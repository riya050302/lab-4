==> flow/design.v <==
module Countermux (
  input logic [31:0]      PC,       
  input logic [11:0]      ImmOp, 
  input logic             PCsrc,
  output  logic [31:0]    next_PC  
);
logic  [31:0]       branch_PC;  
logic  [31:0]       inc_PC;
assign branch_PC = PC + ImmOp;
assign inc_PC = PC + 32'b100;
assign next_PC = PCsrc ? branch_PC : inc_PC;
endmodule 
module PC_Reg (
    input logic [31:0]            next_PC,
    input logic                   rst,
    input logic                   clk, 
    output logic [31:0]           PC
);
logic [31:0] sreg;
always_ff @ (posedge clk, posedge rst)
    if (rst)
        sreg <= 32'b0;
    else 
        sreg <= next_PC;
assign PC = sreg;
endmodule
module toppc (          
  input logic  [31:0]      ImmOp,
  input logic              rst,   
  input logic              PCsrc,
  input logic              clk,
  output logic  [31:0]     PC
);
  logic  [31:0]        next_PC;    
Countermux Countermux ( 
  .PC (PC),
  .ImmOp (ImmOp),
  .next_PC (next_PC),
  .PCsrc (PCsrc)
);
PC_Reg  PC_Reg( 
  .rst (rst),
  .next_PC (next_PC),
  .clk (clk),
  .PC (PC)
);
endmodule
Step by step through the tools: toppc

The steps from the RTL of toppc to its reports follow in flow order.
Line numbers count from 1 in the design file above.
Library cell names are shortened.
A cell with - has no value.

Top: toppc
Clock port: clk
Cell library: sky130hd
Timing corner: tt_025C_1v80

Word-level counts

Counts by Yosys on the flattened word-level netlist (proc, flatten, opt, wreduce; memories kept). Register bits leave out memories and registers merged into their read ports (data or address); mux counts leave out enables and synchronous resets folded into registers. Print and check cells are left out. Cells with the same type and inputs are merged into one.

Input bits: 35
Flip-flop bits (word level): 32
Output and inout port bits: 32

$add $sub $neg: 2
Muxes and demuxes: 1

Operators with widths:

| operator                                                 | number |
| 32-bit by 12-bit adder with 32-bit output                | 1 |
| 32-bit by 3-bit adder with 32-bit output with constant B | 1 |
| 32-bit two-way mux                                       | 1 |

Depth

Longest topological path by Yosys (ltp), each cell counted once; first at word level (registers and memories cut), then after technology mapping (sequential cells cut; the memories' decode and read muxes count).

Depth after elaboration: 2
ABC_AREA: 0
Depth in mapped cells: 10

Netlist

Source: synth_stat.txt of the flow (Yosys; design flattened, memories mapped). It holds for the ABC_AREA given above (unset counts as 0); a run with the other value may have another netlist.
The area totals of this step are shown rounded.

Cell types:

| type      | number | area in all (um^2) |
| dfrtp_1   | 32     | 800.768 |
| xnor2_1   | 24     | 210.202 |
| ha_1      | 13     | 162.656 |
| xor2_1    | 13     | 113.859 |
| a21oi_1   | 17     | 85.082 |
| nand2_1   | 22     | 82.579 |
| nand4_1   | 12     | 75.072 |
| nor2_1    | 16     | 60.058 |
| and3_1    | 9      | 56.304 |
| nand3_1   | 9      | 45.043 |
| o21ai_0   | 9      | 45.043 |
| inv_1     | 7      | 26.275 |
| and4_4    | 2      | 22.522 |
| mux2_2    | 2      | 22.522 |
| fa_1      | 1      | 20.019 |
| o2111ai_1 | 2      | 17.517 |
| a21o_1    | 2      | 15.014 |
| nor3_1    | 3      | 15.014 |

Other cell types: 24; their cells: 31.

Cell count: 226
Synthesis area: 2100 um^2
Mapped flip-flops: 32
Sequential area: 800 um^2

By module: a second synthesis without flattening, with its own total; a netlist apart from the flattened one above.

Cell total of the unflattened synthesis: 206
Area total of the unflattened synthesis: 2100 um^2

Rows give one instance, submodules left out.

Modules:

| module     | area (um^2) | sequential area (um^2) | times used | cells |
| Countermux | 1300        | 0.0                    | 1          | 173 |
| PC_Reg     | 800         | 800                    | 1          | 33 |
| toppc      | 0.0         | 0.0                    | 1          | 0 |

Worst setup path after synthesis

Source: OpenSTA report_checks on the synthesized netlist (no wires, ideal clock, input and output delay 20% of the period each), path of least setup slack; recovery checks are left aside. Register names are those of the netlist, which keeps one name where synthesis merged equal registers.

Path kind: in2reg
From: input ImmOp[0]
To: register PC_Reg.sreg[14]
Library setup time: 127 ps
Driving pins on the path: 10
Delay of the path: 1799 ps
Data required time: 2293 ps
Data arrival time: 2156 ps
Clock period: 2420 ps
Buffers on the path: 1
Slack: 138 ps
Input delay: 484 ps
Synthesis period reached: 2282 ps

"delay of the path" = arrival - input delay + setup time.
"driving pins on the path": output pins that drive a net of the path, with the launching flip-flop's if there is one; two outputs of one cell count as two.
"synthesis period reached" = period - worst setup slack (recovery checks aside). The figure is calculated, with input and output delays left at 20% of the set period.
The rows between start and end are the longest chain of elaborated cells between them; the timing report does not say that the signal goes this way. Where chains are equally long, one stands for them.
Each line given opens the expression or statement behind the cell; cells for indexed reads and writes are added by Yosys, which also makes memories of some case tables.

Cell sequence: ha_1 -> inv_1 -> fa_1 -> nor2b_1 -> o21ai_0 -> o221ai_1 -> a21o_1 -> buf_2 -> nand4_1 -> xnor2_1
Length of the longest elaborated chain: 2

RTL lines, path after synthesis:

| item                                      | RTL line | source |
| from (decl)                               | 28       | `input logic  [31:0]      ImmOp,` |
| 32-bit by 12-bit adder with 32-bit output | 9        | `assign branch_PC = PC + ImmOp;` |
| 32-bit two-way mux                        | 11       | `assign next_PC = PCsrc ? branch_PC : inc_PC;` |
| to (assign)                               | 22       | `sreg <= 32'b0;` |
| to (assign)                               | 24       | `sreg <= next_PC;` |
| to (decl)                                 | 19       | `logic [31:0] sreg;` |

Timing after layout

From the final timing report of stored run 2: the path of least setup slack in the routed layout; clock arrival at registers is part of the times.
The path's times are printed in steps of 10 ps; the period is the one set.

Path kind: in2reg
From: input ImmOp[4]
To: register PC_Reg.sreg[21]
Data required time: 2320 ps
Clock period: 2140 ps
Slack: -10 ps
Input delay: 430 ps
Driving pins on the path: 8
Library setup time: 110 ps
Buffers on the path: 2
Data arrival time: 2330 ps

The rows between start and end are the longest chain of elaborated cells between them; the timing report does not say that the signal goes this way. Where chains are equally long, one stands for them.

Cell sequence: clkdlybuf4s50_1 -> ha_4 -> o211ai_1 -> nor3_2 -> o21ai_2 -> a211o_4 -> buf_4 -> xnor2_1
Length of the longest elaborated chain: 2

RTL lines, path after layout:

| item                                      | RTL line | source |
| from (decl)                               | 28       | `input logic  [31:0]      ImmOp,` |
| 32-bit by 12-bit adder with 32-bit output | 9        | `assign branch_PC = PC + ImmOp;` |
| 32-bit two-way mux                        | 11       | `assign next_PC = PCsrc ? branch_PC : inc_PC;` |
| to (assign)                               | 22       | `sreg <= 32'b0;` |
| to (assign)                               | 24       | `sreg <= next_PC;` |
| to (decl)                                 | 19       | `logic [31:0] sreg;` |

Hand-over note for toppc

Measured results for toppc: 2 stored runs of the Yosys and OpenROAD flow on sky130hd. The settings differ; the order carries no meaning. The constraints put input and output delay at 20% of the set period each and load the outputs with 0.01 pF.
"period reached" is the run's clock period less its worst setup slack. It is reckoned from that one timing run; input and output delays stay at 20% of the period that was set.
By "worst setup path time" is meant the share of the clock period that the worst setup path is allowed (20% is reserved at inputs, 20% at outputs), minus its slack. Clock arrival times at its registers enter into it.
By "total power of the final layout" is meant OpenSTA's value without simulated activity: inputs other than the clock are taken to toggle once in ten clock periods, and the tool carries that through the logic.
"worst setup path time" is known to 10 ps.
The measured numbers are rounded.
Among the settings, -- means not set for that run.
A result given as -- is not shown for that run.

| setting or result                       | stored run 1 | stored run 2 |
| period_ns                               | 1.38         | 2.14         |
| CORE_UTILIZATION                        | 33           | 48           |
| PLACE_DENSITY_LB_ADDON                  | 0.27         | 0.18         |
| CORE_ASPECT_RATIO                       | 1.44         | --           |
| CORE_MARGIN                             | 2            | 10           |
| CELL_PAD_IN_SITES_GLOBAL_PLACEMENT      | 2            | --           |
| CELL_PAD_IN_SITES_DETAIL_PLACEMENT      | 2            | --           |
| GPL_TIMING_DRIVEN                       | 1            | --           |
| GPL_ROUTABILITY_DRIVEN                  | 1            | 0            |
| MIN_ROUTING_LAYER                       | met1         | --           |
| CAP_MARGIN                              | 20           | 30           |
| SLEW_MARGIN                             | 20           | 30           |
| SETUP_SLACK_MARGIN                      | --           | -0.08        |
| HOLD_SLACK_MARGIN                       | --           | 0.02         |
| CTS_CLUSTER_DIAMETER                    | --           | 63           |
| synthesized cell area (um^2)            | --           | 2100         |
| sum of negative setup slack (ps)        | --           | -24          |
| utilization after layout (%)            | --           | 76           |
| standard-cell area after routing (um^2) | --           | 3100         |
| worst setup path time (ps)              | --           | 1720         |
| critical path type                      | --           | in2reg       |
| overall die area (um^2)                 | --           | 7400         |
| period reached (ps)                     | --           | 2152         |
| total power of the final layout (µW)    | --           | 4200         |
| worst hold slack after layout (ps)      | --           | 470          |
| smallest setup slack (ps)               | --           | -12          |

Stored run 1: unfinished; error DPL-0033 in clock tree synthesis

End of note.
