==> flow/design.v <==
module ALU #(
    parameter A_WIDTH = 32,
              D_WIDTH = 32  
)(
    input logic               clk, 
    input logic               ALUsrc, 
    input logic               ALUctrl, 
    input logic               ImmOp, 
    input logic               WE3,  
    input logic [A_WIDTH-1:0] AD1, 
    input logic [A_WIDTH-1:0] AD2,
    input logic [A_WIDTH-1:0] AD3,
    output logic              EQ,
    output logic [D_WIDTH-1:0] a0
);
    logic [D_WIDTH-1:0] regOp2; 
    logic [D_WIDTH-1:0] ALUop1; 
    logic [D_WIDTH-1:0] ALUop2; 
    logic [D_WIDTH-1:0] ALUout; 
alu_ addralu (
    .ALUop1 (ALUop1),
    .ALUop2 (ALUop2),
    .EQ  (EQ),
    .ALUctrl (ALUctrl),
    .ALUout (ALUout)
);
Reg_file regfile(
    .clk (clk),
    .AD1 (AD1),
    .AD2 (AD2),
    .AD3 (AD3),
    .WE3 (WE3),
    .RD1 (ALUop1),
    .RD2 (regOp2),
    .WD3 (ALUout),
    .a0 (a0)
);
mux mux(
    .ALUsrc (ALUsrc),
    .regOp2 (regOp2),
    .ALUop2 (ALUop2),
    .ImmOp (ImmOp)
);
endmodule
module Reg_file #(
    parameter ADDRESS_WIDTH = 32,
              DATA_WIDTH = 32
)(
    input   logic [ADDRESS_WIDTH-1:0]        AD1,
    input   logic [ADDRESS_WIDTH-1:0]        AD2,
    input   logic [ADDRESS_WIDTH-1:0]        AD3,
    input   logic                            WE3,
    input   logic [ADDRESS_WIDTH-1:0]        WD3,
    input   logic                            clk,
    output  logic [DATA_WIDTH-1:0]           RD1,
    output  logic [DATA_WIDTH-1:0]           RD2,
    output  logic [DATA_WIDTH-1:0]           a0
);
    logic [ADDRESS_WIDTH-1:0] reg_array [2**DATA_WIDTH-1:0];
    always_ff @ (posedge clk) 
        if (WE3 == 1'b1)
            reg_array[AD3] <= WD3;
    assign a0 = reg_array[5'b01010];
    assign    RD1 = reg_array[AD1];
    assign    RD2 = reg_array[AD2];
endmodule
module alu_(
    input   logic [31:0]      ALUop1, ALUop2,
    input   logic [2:0]            ALUctrl,
    output  logic [31:0]       ALUout,
    output  logic               EQ
);
always_comb 
    case (ALUctrl)
    3'b000:     ALUout = ALUop1 + ALUop2;
    3'b001:     ALUout = ALUop1 - ALUop2;
    3'b010:     ALUout = ALUop1 & ALUop2;
    3'b011:     ALUout = ALUop1 | ALUop2;
    default:    ALUout = 0;
    endcase
    assign      EQ = ALUop1 == ALUop2 ? 1:0;
endmodule
module mux(
    input   logic [31:0]      regOp2, ImmOp,
    input   logic             ALUsrc,
    output  logic [31:0]       ALUop2
);
    assign ALUop2 = ALUsrc ? regOp2 : ImmOp;
endmodule
Step by step through the tools: ALU
Tool output for the design above, in the order of the flow.
Line numbers count from 1 in the design file above.
Operators carry their Yosys type and port widths (W data, S select, Z words).
Cell names lack the library's common part.
{"block": "inputs", "design": "ALU", "clock_port": "clk", "cell_library": "sky130hd", "pvt_corner": "tt_025C_1v80"}

Elaborated design
Counts by Yosys on the flattened word-level netlist (proc, flatten, opt, wreduce; memories kept). Register bits leave out memories and registers merged into their read ports (data or address); mux counts leave out enables and synchronous resets folded into registers. Print and check cells are left out. Cells with the same type and inputs are merged into one.
Memory sizes are those after Yosys's memory passes, which may raise the word count (mostly to a power of two), join words into wider ones and drop unused or constant bits.
{"block": "word_totals", "reg_bits": 0, "ram_bits": 64, "memories": 1, "output_inout_bits": 33, "wordCells": 11}
{"block": "mem_list", "name": "regfile.reg_array", "words": 2, "width": 32, "rd": 3, "wr": 1, "line_no": 59, "rtl": "logic [ADDRESS_WIDTH-1:0] reg_array [2**DATA_WIDTH-1:0];"}
{"block": "classes", "addsub": 2, "eq_ne": 1, "n_mux": 6, "reduce_logical": 1}
{"block": "op_table", "op": "$mux W32", "n": 3}
{"block": "op_table", "op": "$pmux W32 S2", "n": 1}
{"block": "op_table", "op": "$add A32 B32 Y32", "n": 1}
{"block": "op_table", "op": "$sub A32 B32 Y32", "n": 1}
{"block": "op_table", "op": "$eq A32 B32 Y1", "n": 1}
{"block": "op_table", "op": "$logic_not A3 Y1", "n": 1}
{"block": "op_table", "op": "$mux W1", "n": 2}

Depth
Yosys ltp: most cells in a row. Word level: on the elaborated netlist, between registers, memories and ports. Mapped: between sequential cells and ports; inverters and the memories' decode and read muxes count.
{"block": "logic_depth", "word_depth": 4, "ABC_AREA": 0, "ltp_mapped": 16, "ltp_nobuf": 14}

Netlist
Yosys stat after the flow's synthesis: flattened, memories mapped to cells. It holds for the ABC_AREA given above (unset counts as 0); a run with the other value may have another netlist.
{"block": "mapped", "stdcells": 775, "synth_area_mm2": 0.0068516, "seqArea_mm2": 0.0019218, "ff_cells": 64, "n_buf": 39}
{"block": "types", "cell": "edfxtp_1", "n": 64, "area_total_um2": 1.92E+03}
{"block": "types", "cell": "mux2_2", "n": 75, "area_total_um2": 844.56}
{"block": "types", "cell": "ha_1", "n": 62, "area_total_um2": 775.744}
{"block": "types", "cell": "a21oi_1", "n": 73, "area_total_um2": 365.35}
{"block": "types", "cell": "nand2_1", "n": 75, "area_total_um2": 281.52}
{"block": "types", "cell": "xnor2_1", "n": 30, "area_total_um2": 262.752}
{"block": "types", "cell": "inv_1", "n": 58, "area_total_um2": 217.709}
{"block": "types", "cell": "o21ai_0", "n": 41, "area_total_um2": 205.197}
{"block": "types", "cell": "nor2_1", "n": 49, "area_total_um2": 183.926}
{"block": "types", "cell": "a21o_1", "n": 14, "area_total_um2": 105.101}
{"block": "types", "cell": "xor2_1", "n": 12, "area_total_um2": 105.101}
{"block": "types", "cell": "clkbuf_1", "n": 26, "area_total_um2": 97.594}
{"block": "types", "cell": "nand3_1", "n": 19, "area_total_um2": 95.091}
{"block": "types", "cell": "nand4_1", "n": 15, "area_total_um2": 93.84}
{"block": "types", "cell": "nor4_1", "n": 15, "area_total_um2": 93.84}
{"block": "types", "cell": "o31ai_1", "n": 10, "area_total_um2": 75.072}
{"block": "types", "cell": "nor3_1", "n": 14, "area_total_um2": 70.067}
{"block": "types", "cell": "o21bai_1", "n": 9, "area_total_um2": 67.565}
Not listed: further types 54, cells in them 114.
By module: a second synthesis without flattening, with its own total; a netlist apart from the flattened one above.
{"block": "unflattened", "cells_unflattened": 953, "hier_area_mm2": 0.008303}
Rows give one instance, submodules left out.
{"block": "by_module", "mod": "alu_", "n_inst": 1, "cells": 756, "mod_area_mm2": 0.0049235}
{"block": "by_module", "mod": "Reg_file", "n_inst": 1, "cells": 160, "mod_area_mm2": 0.0028315}
{"block": "by_module", "mod": "mux", "n_inst": 1, "cells": 36, "mod_area_mm2": 0.0005443}
{"block": "by_module", "mod": "ALU", "n_inst": 1, "cells": 1, "mod_area_mm2": 0.0000038}

Timing after synthesis
Source: OpenSTA report_checks on the synthesized netlist (no wires, ideal clock, input and output delay 20% of the period each), path of least setup slack; recovery checks are left aside. Register names are those of the netlist, which keeps one name where synthesis merged equal registers.
{"block": "synth_path", "path_type": "input -> output", "startpoint": "in AD1[0]", "endpoint": "out EQ", "clock_period_ns": 5.81, "input_delay_ns": 1.162, "t_arrival_ns": 3.619, "required_ns": 4.648, "setup_slack_ns": 1.029, "delay_ns": 2.457, "stages": 9, "period_less_setup_slack_ns": 4.781}
"delay_ns" is the arrival time less input delay plus setup time.
At an output port there is no setup time.
"stages" counts driving pins, that of a launching flip-flop among them; a cell with two outputs on the path counts twice.
"period_less_setup_slack_ns" is the clock period less the worst setup slack; recovery checks do not enter. This is arithmetic on one report: input and output delays are still those of the set period (20% each).
Between the ends stands the longest chain of elaborated cells between them, by number of cells; it is not shown to be the way that was timed. Of several equally long chains one is given.
A line is the first line of the expression or statement that the cell stems from. Yosys adds cells for indexed reads and writes and turns some case tables into memories.
A memory read counts as a cell of the chain, while the word-level depth stops at memories.
{"block": "synth_via", "cell_sequence": "clkbuf_1 > clkbuf_1 > mux2_2 > ha_1 > clkbuf_1 > inv_1 > nor4_1 > nand3b_1 > nor4_1", "elab_chain_len": 3, "cone_cells": 3, "cone_lines": 2, "classes_between": "eq/ne: 1; mux: 1; memory: 1"}
{"block": "synth_lines", "element": "start: declaration", "line_no": 10, "rtl": "input logic [A_WIDTH-1:0] AD1,"}
{"block": "synth_lines", "element": "$mem_v2 Z2 W32", "line_no": 59, "rtl": "logic [ADDRESS_WIDTH-1:0] reg_array [2**DATA_WIDTH-1:0];"}
{"block": "synth_lines", "element": "$eq A32 B32 Y1", "line_no": 81, "rtl": "assign      EQ = ALUop1 == ALUop2 ? 1:0;"}
{"block": "synth_lines", "element": "$mux W1", "line_no": 81}
{"block": "synth_lines", "element": "end: declaration", "line_no": 13, "rtl": "output logic              EQ,"}

Path in the finished layout
Path of least setup slack in the final report of record 1 (OpenROAD, finished layout, wires in). Where an end is a register, its clock arrival counts in the times.
{"block": "layout_path", "path_type": "input -> output", "startpoint": "in ALUsrc", "endpoint": "out EQ", "clock_period_ns": 5.24, "input_delay_ns": 1.05, "t_arrival_ns": 3.98, "required_ns": 4.19, "setup_slack_ns": 0.22, "stages": 11}
Between the ends stands the longest chain of elaborated cells between them, by number of cells; it is not shown to be the way that was timed. Of several equally long chains one is given.
{"block": "layout_via", "cell_sequence": "clkdlybuf4s50_1 > buf_12 > nand2_1 > ha_2 > inv_1 > nor4_2 > buf_4 > nand3b_1 > nor4_1 > buf_4 > clkdlybuf4s50_1", "elab_chain_len": 3, "cone_cells": 3, "cone_lines": 2, "classes_between": "eq/ne: 1; mux: 2"}
{"block": "layout_lines", "element": "start: declaration", "line_no": 6, "rtl": "input logic               ALUsrc,"}
{"block": "layout_lines", "element": "$mux W32", "line_no": 88, "rtl": "assign ALUop2 = ALUsrc ? regOp2 : ImmOp;"}
{"block": "layout_lines", "element": "$eq A32 B32 Y1", "line_no": 81, "rtl": "assign      EQ = ALUop1 == ALUop2 ? 1:0;"}
{"block": "layout_lines", "element": "$mux W1", "line_no": 81}
{"block": "layout_lines", "element": "end: declaration", "line_no": 13, "rtl": "output logic              EQ,"}

Wiki page: ALU / flow data

Below are 2 stored runs of the flow (Yosys, OpenROAD; platform sky130hd) on ALU, each with its settings and what was measured, unordered. Constraints: input delay and output delay 20% of the set period each, output load 0.01 pF.
"period_less_ws_ns" is the run's clock period less its worst setup slack. It is reckoned from that one timing run; input and output delays stay at 20% of the period that was set.
By "worst_path_ns" is meant the share of the clock period that the worst setup path is allowed (20% is reserved at inputs, 20% at outputs), minus its slack. Clock arrival times at its registers enter into it.
"total_power_mw": no workload was simulated; the value follows from the tool's default switching activity.

Record 1
==> flow/run.sh <==
#!/bin/bash
# the make line also repeats the synthesis and layout settings of config.mk as NAME=value (left out here)
make -C /OpenROAD-flow-scripts/flow DESIGN_CONFIG=/design/flow/config.mk WORK_HOME=/design/flow/orfs CLKGATE_MAP_FILE= finish
==> flow/config.mk <==
export PLATFORM = sky130hd
export DESIGN_NAME = ALU
export DESIGN_NICKNAME = ALU
export VERILOG_FILES = /design/flow/design.v
export SDC_FILE = /design/flow/constraint.sdc
export NUM_CORES = 4
export LEC_CHECK = 0
export CAP_MARGIN = 20
export CORE_MARGIN = 2
export CORE_UTILIZATION = 20
export SLEW_MARGIN = 20
==> flow/constraint.sdc <==
create_clock -name core_clock -period 5.24 [get_ports {clk}]
set_input_delay 1.0480 -clock core_clock [delete_from_list [all_inputs] [get_ports {clk}]]
set_output_delay 1.0480 -clock core_clock [all_outputs]
set_load 0.01 [all_outputs]

==> results of record 1, as JSON <==
{
  "yosys_chip_area_mm2": 0.0068516,
  "design.die.area_mm2": 0.035755,
  "final_stdcell_area_mm2": 0.0083693,
  "finish.utilization_frac": 0.249,
  "worst_setup_slack_ns": 0.217,
  "final_setup_tns_ns": 0.000,
  "holdWs_ns": 0.900,
  "total_power_mw": 1.509,
  "period_less_ws_ns": 5.023,
  "worst_path_ns": 2.93,
  "worst_setup_path_type": "input -> output"
}

Record 2
==> flow/run.sh <==
#!/bin/bash
# the make line also repeats the synthesis and layout settings of config.mk as NAME=value (left out here)
make -C /OpenROAD-flow-scripts/flow DESIGN_CONFIG=/design/flow/config.mk WORK_HOME=/design/flow/orfs CLKGATE_MAP_FILE= finish
==> flow/config.mk <==
export PLATFORM = sky130hd
export DESIGN_NAME = ALU
export DESIGN_NICKNAME = ALU
export VERILOG_FILES = /design/flow/design.v
export SDC_FILE = /design/flow/constraint.sdc
export NUM_CORES = 4
export LEC_CHECK = 0
export ABC_AREA = 1
export CAP_MARGIN = 25
export CORE_MARGIN = 2
export CORE_UTILIZATION = 36
export CTS_CLUSTER_DIAMETER = 160
export CTS_CLUSTER_SIZE = 63
export GPL_ROUTABILITY_DRIVEN = 0
export GPL_TIMING_DRIVEN = 0
export SETUP_SLACK_MARGIN = 0.9
export SLEW_MARGIN = 15
==> flow/constraint.sdc <==
create_clock -name core_clock -period 5.83 [get_ports {clk}]
set_input_delay 1.1660 -clock core_clock [delete_from_list [all_inputs] [get_ports {clk}]]
set_output_delay 1.1660 -clock core_clock [all_outputs]
set_load 0.01 [all_outputs]

==> results of record 2, as JSON <==
{
  "yosys_chip_area_mm2": 0.0084669,
  "design.die.area_mm2": 0.0247622,
  "final_stdcell_area_mm2": 0.0102423,
  "finish.utilization_frac": 0.44,
  "worst_setup_slack_ns": 1.069,
  "final_setup_tns_ns": 0.000,
  "holdWs_ns": 0.989,
  "total_power_mw": 1.640,
  "period_less_ws_ns": 4.761,
  "worst_path_ns": 2.43,
  "worst_setup_path_type": "input -> output"
}
